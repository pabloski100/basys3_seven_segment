==> flow/design.v <==
`timescale 1ns / 1ps
module sevenseg_all(
    input clk,
    input clr,              
    input [3:0] ones,
    input [3:0] tens,
    input [3:0] hundreds,
    input [3:0] thousands,    
    input [3:0] num,
    output [7:0] cathode,
    output [3:0] anode
    );
     reg [6:0]sseg_temp;
     reg [3:0]an_temp = 4'b1110 ;
     reg [17:0] count;  
     always @ (posedge clk)
      begin
        count <= count + 1;
      end
     always @ (*)
      begin
       case(count[17:16])  
        2'b00 :   
         begin
          case(ones)
                4'd0 : sseg_temp = 7'b0000001;  
                4'd1 : sseg_temp = 7'b1001111;  
                4'd2 : sseg_temp = 7'b0010010;  
                4'd3 : sseg_temp = 7'b0000110;  
                4'd4 : sseg_temp = 7'b1001100;  
                4'd5 : sseg_temp = 7'b0100100;  
                4'd6 : sseg_temp = 7'b0100000;  
                4'd7 : sseg_temp = 7'b0001111;  
                4'd8 : sseg_temp = 7'b0000000;  
                4'd9 : sseg_temp = 7'b0000100;  
                default : sseg_temp = 7'b1111110;  
           endcase
          an_temp = 4'b1110;
         end
        2'b01:   
         begin
             case(tens)
                4'd0 : sseg_temp = 7'b0000001;  
                4'd1 : sseg_temp = 7'b1001111;  
                4'd2 : sseg_temp = 7'b0010010;  
                4'd3 : sseg_temp = 7'b0000110;  
                4'd4 : sseg_temp = 7'b1001100;  
                4'd5 : sseg_temp = 7'b0100100;  
                4'd6 : sseg_temp = 7'b0100000;  
                4'd7 : sseg_temp = 7'b0001111;  
                4'd8 : sseg_temp = 7'b0000000;  
                4'd9 : sseg_temp = 7'b0000100;  
                default : sseg_temp = 7'b1111110;  
             endcase
          an_temp = 4'b1101;
         end
        2'b10:   
         begin
          case(hundreds)
                4'd0 : sseg_temp = 7'b0000001;  
                4'd1 : sseg_temp = 7'b1001111;  
                4'd2 : sseg_temp = 7'b0010010;  
                4'd3 : sseg_temp = 7'b0000110;  
                4'd4 : sseg_temp = 7'b1001100;  
                4'd5 : sseg_temp = 7'b0100100;  
                4'd6 : sseg_temp = 7'b0100000;  
                4'd7 : sseg_temp = 7'b0001111;  
                4'd8 : sseg_temp = 7'b0000000;  
                4'd9 : sseg_temp = 7'b0000100;  
                default : sseg_temp = 7'b1111110;  
           endcase
          an_temp = 4'b1011;
         end
        2'b11:   
         begin
          case(thousands)
                4'd0 : sseg_temp = 7'b0000001;  
                4'd1 : sseg_temp = 7'b1001111;  
                4'd2 : sseg_temp = 7'b0010010;  
                4'd3 : sseg_temp = 7'b0000110;  
                4'd4 : sseg_temp = 7'b1001100;  
                4'd5 : sseg_temp = 7'b0100100;  
                4'd6 : sseg_temp = 7'b0100000;  
                4'd7 : sseg_temp = 7'b0001111;  
                4'd8 : sseg_temp = 7'b0000000;  
                4'd9 : sseg_temp = 7'b0000100;  
                default : sseg_temp = 7'b1111110;  
          endcase
          an_temp = 4'b0111;
         end
       endcase
      end  
     assign anode = an_temp;
     assign cathode = {sseg_temp, 1'b1};
 endmodule
## Step by step through the tools: sevenseg_all

Tool output for the design above, in the order of the flow.
Lines are those of the file above, counted from 1.
Operators carry their Yosys type and port widths (W data, S select, Z words).
Library cell names are shortened.
The mark n/a stands for no value.

| set-up | value |
|---|---|
| top | sevenseg_all |
| clock port | clk |
| cell library | sky130hd |
| timing corner | tt_025C_1v80 |

## Elaborated design

Yosys after proc, flatten, opt, wreduce and memory -nomap, before mapping. Enables and synchronous resets that opt folds into registers are not counted as muxes. Memory bits, and registers merged into a memory's read port (data or address), are not among the register bits. Print and check cells are not counted. Equal cells are merged and count once.
Yosys's memory passes give these memory sizes; they may raise the number of words (mostly to a power of two), join words into wider ones and drop unused or constant bits.

| word-level totals | value |
|---|---|
| bits in read-only memories | 448 |
| word-level cells | 12 |
| bits in registers | 18 |
| input bits | 22 |
| memories | 4 |

| cells by class | value |
|---|---|
| multiplexer cells | 2 |
| equality and inequality tests | 3 |
| reductions and logical operators | 1 |
| add/sub/neg operators | 1 |

Memory list:

| name | words | bits a word | read ports | wr ports | line | text |
|---|---|---|---|---|---|---|
| (no name shown) | 16 | 7 | 1 | 0 | 25 | `case(ones)` |
| (no name shown) | 16 | 7 | 1 | 0 | 42 | `case(tens)` |
| (no name shown) | 16 | 7 | 1 | 0 | 59 | `case(hundreds)` |
| (no name shown) | 16 | 7 | 1 | 0 | 76 | `case(thousands)` |

Operators with widths:

| cell | count |
|---|---|
| $pmux W7 S4 | 1 |
| $add A18 B1 Y18 const B | 1 |
| $pmux W4 S4 | 1 |
| $eq A2 B2 Y1 const B | 2 |
| $eq A2 B1 Y1 const B | 1 |
| $logic_not A2 Y1 | 1 |

## Longest topological paths

Depth = most cells in a row (Yosys ltp): at word level without a register or memory, in the mapped netlist without a sequential cell, where the memories' decode and read muxes count.

| logic depth | value |
|---|---|
| word-level depth | 2 |
| ABC_AREA | 0 |
| gate-level depth with buffers | 6 |
| mapped depth without buffers | 6 |

## Synthesis result

Source: synth_stat.txt of the flow (Yosys; design flattened, memories mapped). It holds for the ABC_AREA given above (unset counts as 0); a run with the other value may have another netlist.

| synthesis totals | value |
|---|---|
| mapped area | 1,625.3 um^2 |
| flip-flop cells | 18 |
| buffer cells | 9 |
| area of sequential cells | 360.3 um^2 |
| cell count | 200 |

Cell types:

| cell type | count | total area (um^2) |
|---|---|---|
| dfxtp_1 | 18 | 360.346 |
| ha_1 | 24 | 300.288 |
| a21oi_1 | 17 | 85.082 |
| xnor2_1 | 8 | 70.067 |
| xor2_1 | 8 | 70.067 |
| nor2_1 | 15 | 56.304 |
| nor2b_1 | 9 | 56.304 |
| inv_1 | 14 | 52.55 |
| nand2_1 | 14 | 52.55 |
| o21ai_0 | 9 | 45.043 |
| a211oi_1 | 5 | 37.536 |
| nand2b_1 | 5 | 31.28 |
| o311ai_0 | 3 | 26.275 |
| buf_2 | 5 | 25.024 |
| nand3_1 | 5 | 25.024 |
| nand4_2 | 2 | 25.024 |
| nor4_4 | 1 | 21.27 |
| o22ai_1 | 3 | 18.768 |

Other cell types: 26; their cells: 35.

## Worst setup path after synthesis

Source: OpenSTA report_checks on the synthesized netlist (no wires, ideal clock, input and output delay 20% of the period each), path of least setup slack; recovery checks are left aside. Register names are those of the netlist, which keeps one name where synthesis merged equal registers.

| timing path post-synthesis | value |
|---|---|
| kind | in2out |
| start point | input ones[0] |
| end point | output cathode[6] |
| period | 2.2 ns |
| external output delay | 0.440 ns |
| required time | 1.760 ns |
| path slack | 0.164 ns |
| arrival time | 1.596 ns |
| path buffers | 0 |
| delay of the path | 1.156 ns |
| stages | 5 |
| input delay | 0.440 ns |
| period reached after synthesis | 2.036 ns |

"delay of the path" is the arrival time less input delay plus setup time.
A path that ends at an output port has no setup time.
"stages" counts driving pins, that of a launching flip-flop among them; a cell with two outputs on the path counts twice.
"period reached after synthesis" is the clock period less the worst setup slack; recovery checks do not enter. This is arithmetic on one report: input and output delays are still those of the set period (20% each).
The rows between start and end are the longest chain of elaborated cells between them; the timing report does not say that the signal goes this way. Where chains are equally long, one stands for them.
A line is the first line of the expression or statement that the cell stems from. Yosys adds cells for indexed reads and writes and turns some case tables into memories.
A memory read counts as a cell of the chain, while the word-level depth stops at memories.

| between the ends, post-synthesis | value |
|---|---|
| cells stage by stage | inv_1 ha_1 o21ai_4 a21oi_2 or4_1 |
| cells in the longest elaborated chain | 2 |
| elaborated cells between the ends (all ways) | 2 |
| RTL lines with such cells | 2 |
| those cells by class | mux: 1; memory: 1 |

Ends and longest elaborated chain, post-synthesis:

| what | line | text |
|---|---|---|
| from (decl) | 5 | `input [3:0] ones,` |
| $mem_v2 Z16 W7 | 25 | `case(ones)` |
| $pmux W7 S4 | 22 | `case(count[17:16])` |
| to (decl) | 10 | `output [7:0] cathode,` |

## Path in the finished layout

Path of least setup slack in the final report of flow run A (OpenROAD, finished layout, wires in). Where an end is a register, its clock arrival counts in the times.

| timing path post-layout | value |
|---|---|
| kind | in2out |
| start point | input tens[1] |
| end point | output cathode[6] |
| stages | 7 |
| input delay | 0.24 ns |
| period | 1.18 ns |
| required time | 0.94 ns |
| external output delay | 0.24 ns |
| path slack | -0.65 ns |
| arrival time | 1.59 ns |
| path buffers | 2 |

The rows between start and end are the longest chain of elaborated cells between them; the timing report does not say that the signal goes this way. Where chains are equally long, one stands for them.
A memory read counts as a cell of the chain, while the word-level depth stops at memories.

| between the ends, post-layout | value |
|---|---|
| cells stage by stage | buf_2 inv_4 ha_4 o21ai_2 a21oi_1 or4_4 buf_6 |
| cells in the longest elaborated chain | 2 |
| elaborated cells between the ends (all ways) | 2 |
| RTL lines with such cells | 2 |
| those cells by class | mux: 1; memory: 1 |

Ends and longest elaborated chain, post-layout:

| what | line | text |
|---|---|---|
| from (decl) | 6 | `input [3:0] tens,` |
| $mem_v2 Z16 W7 | 42 | `case(tens)` |
| $pmux W7 S4 | 22 | `case(count[17:16])` |
| to (decl) | 10 | `output [7:0] cathode,` |

Lab notebook: sevenseg_all

Record of 2 stored runs of the RTL-to-layout flow on sevenseg_all, platform sky130hd. The runs are unordered. Constraints: input delay and output delay 20% of the set period each, output load 0.01 pF.
By "clock period reached" is meant the clock period of the run minus its worst setup slack. This is arithmetic on one report: input and output delays are still those of the set period (20% each).
"worst setup path time" means the part of the period allowed to the worst setup path (the constraints hold back 20% at inputs and 20% at outputs) less its slack; where the path has registers, the arrival times of their clocks count too.
"power consumption": no workload was simulated; the value follows from the tool's default switching activity.

## Flow run A

==> flow/run.sh <==
#!/bin/bash
# the make line also repeats the synthesis and layout settings of config.mk as NAME=value (left out here)
make -C /OpenROAD-flow-scripts/flow DESIGN_CONFIG=/design/flow/config.mk WORK_HOME=/design/flow/orfs CLKGATE_MAP_FILE= finish
==> flow/config.mk <==
export PLATFORM = sky130hd
export DESIGN_NAME = sevenseg_all
export DESIGN_NICKNAME = sevenseg_all
export VERILOG_FILES = /design/flow/design.v
export SDC_FILE = /design/flow/constraint.sdc
export NUM_CORES = 4
export LEC_CHECK = 0
export CAP_MARGIN = 10
export CORE_MARGIN = 8
export CORE_UTILIZATION = 22
export GPL_ROUTABILITY_DRIVEN = 1
export GPL_TIMING_DRIVEN = 0
export MAX_ROUTING_LAYER = met5
export PLACE_DENSITY_LB_ADDON = 0.06
export SLEW_MARGIN = 20
==> flow/constraint.sdc <==
create_clock -name core_clock -period 1.18 [get_ports {clk}]
set_input_delay 0.2360 -clock core_clock [delete_from_list [all_inputs] [get_ports {clk}]]
set_output_delay 0.2360 -clock core_clock [all_outputs]
set_load 0.01 [all_outputs]

| result of flow run A | value |
|---|---|
| area of the synthesized netlist | 1,625.3 um^2 |
| overall die area | 10,393.8 um^2 |
| std-cell area (final layout) | 2,600.0 um^2 |
| utilization of the finished layout | 0.36 |
| setup slack of the critical path | -0.646 ns |
| setup TNS | -4.772 ns |
| final worst hold slack | 0.441 ns |
| power consumption | 0.001506 W |
| clock period reached | 1.826 ns |
| worst setup path time | 1.35 ns |
| critical path type | in2out |

## Flow run B

==> flow/run.sh <==
#!/bin/bash
# the make line also repeats the synthesis and layout settings of config.mk as NAME=value (left out here)
make -C /OpenROAD-flow-scripts/flow DESIGN_CONFIG=/design/flow/config.mk WORK_HOME=/design/flow/orfs CLKGATE_MAP_FILE= finish
==> flow/config.mk <==
export PLATFORM = sky130hd
export DESIGN_NAME = sevenseg_all
export DESIGN_NICKNAME = sevenseg_all
export VERILOG_FILES = /design/flow/design.v
export SDC_FILE = /design/flow/constraint.sdc
export NUM_CORES = 4
export LEC_CHECK = 0
export CAP_MARGIN = 20
export CORE_MARGIN = 2
export CORE_UTILIZATION = 53
export SLEW_MARGIN = 20
==> flow/constraint.sdc <==
create_clock -name core_clock -period 2.11 [get_ports {clk}]
set_input_delay 0.4220 -clock core_clock [delete_from_list [all_inputs] [get_ports {clk}]]
set_output_delay 0.4220 -clock core_clock [all_outputs]
set_load 0.01 [all_outputs]

| result of flow run B | value |
|---|---|
| area of the synthesized netlist | 1,625.3 um^2 |
| overall die area | 3,525.4 um^2 |
| std-cell area (final layout) | 2,377.3 um^2 |
| utilization of the finished layout | 0.798 |
| setup slack of the critical path | -0.025 ns |
| setup TNS | -0.025 ns |
| final worst hold slack | 0.434 ns |
| power consumption | 0.0007647 W |
| clock period reached | 2.135 ns |
| worst setup path time | 1.29 ns |
| critical path type | in2out |
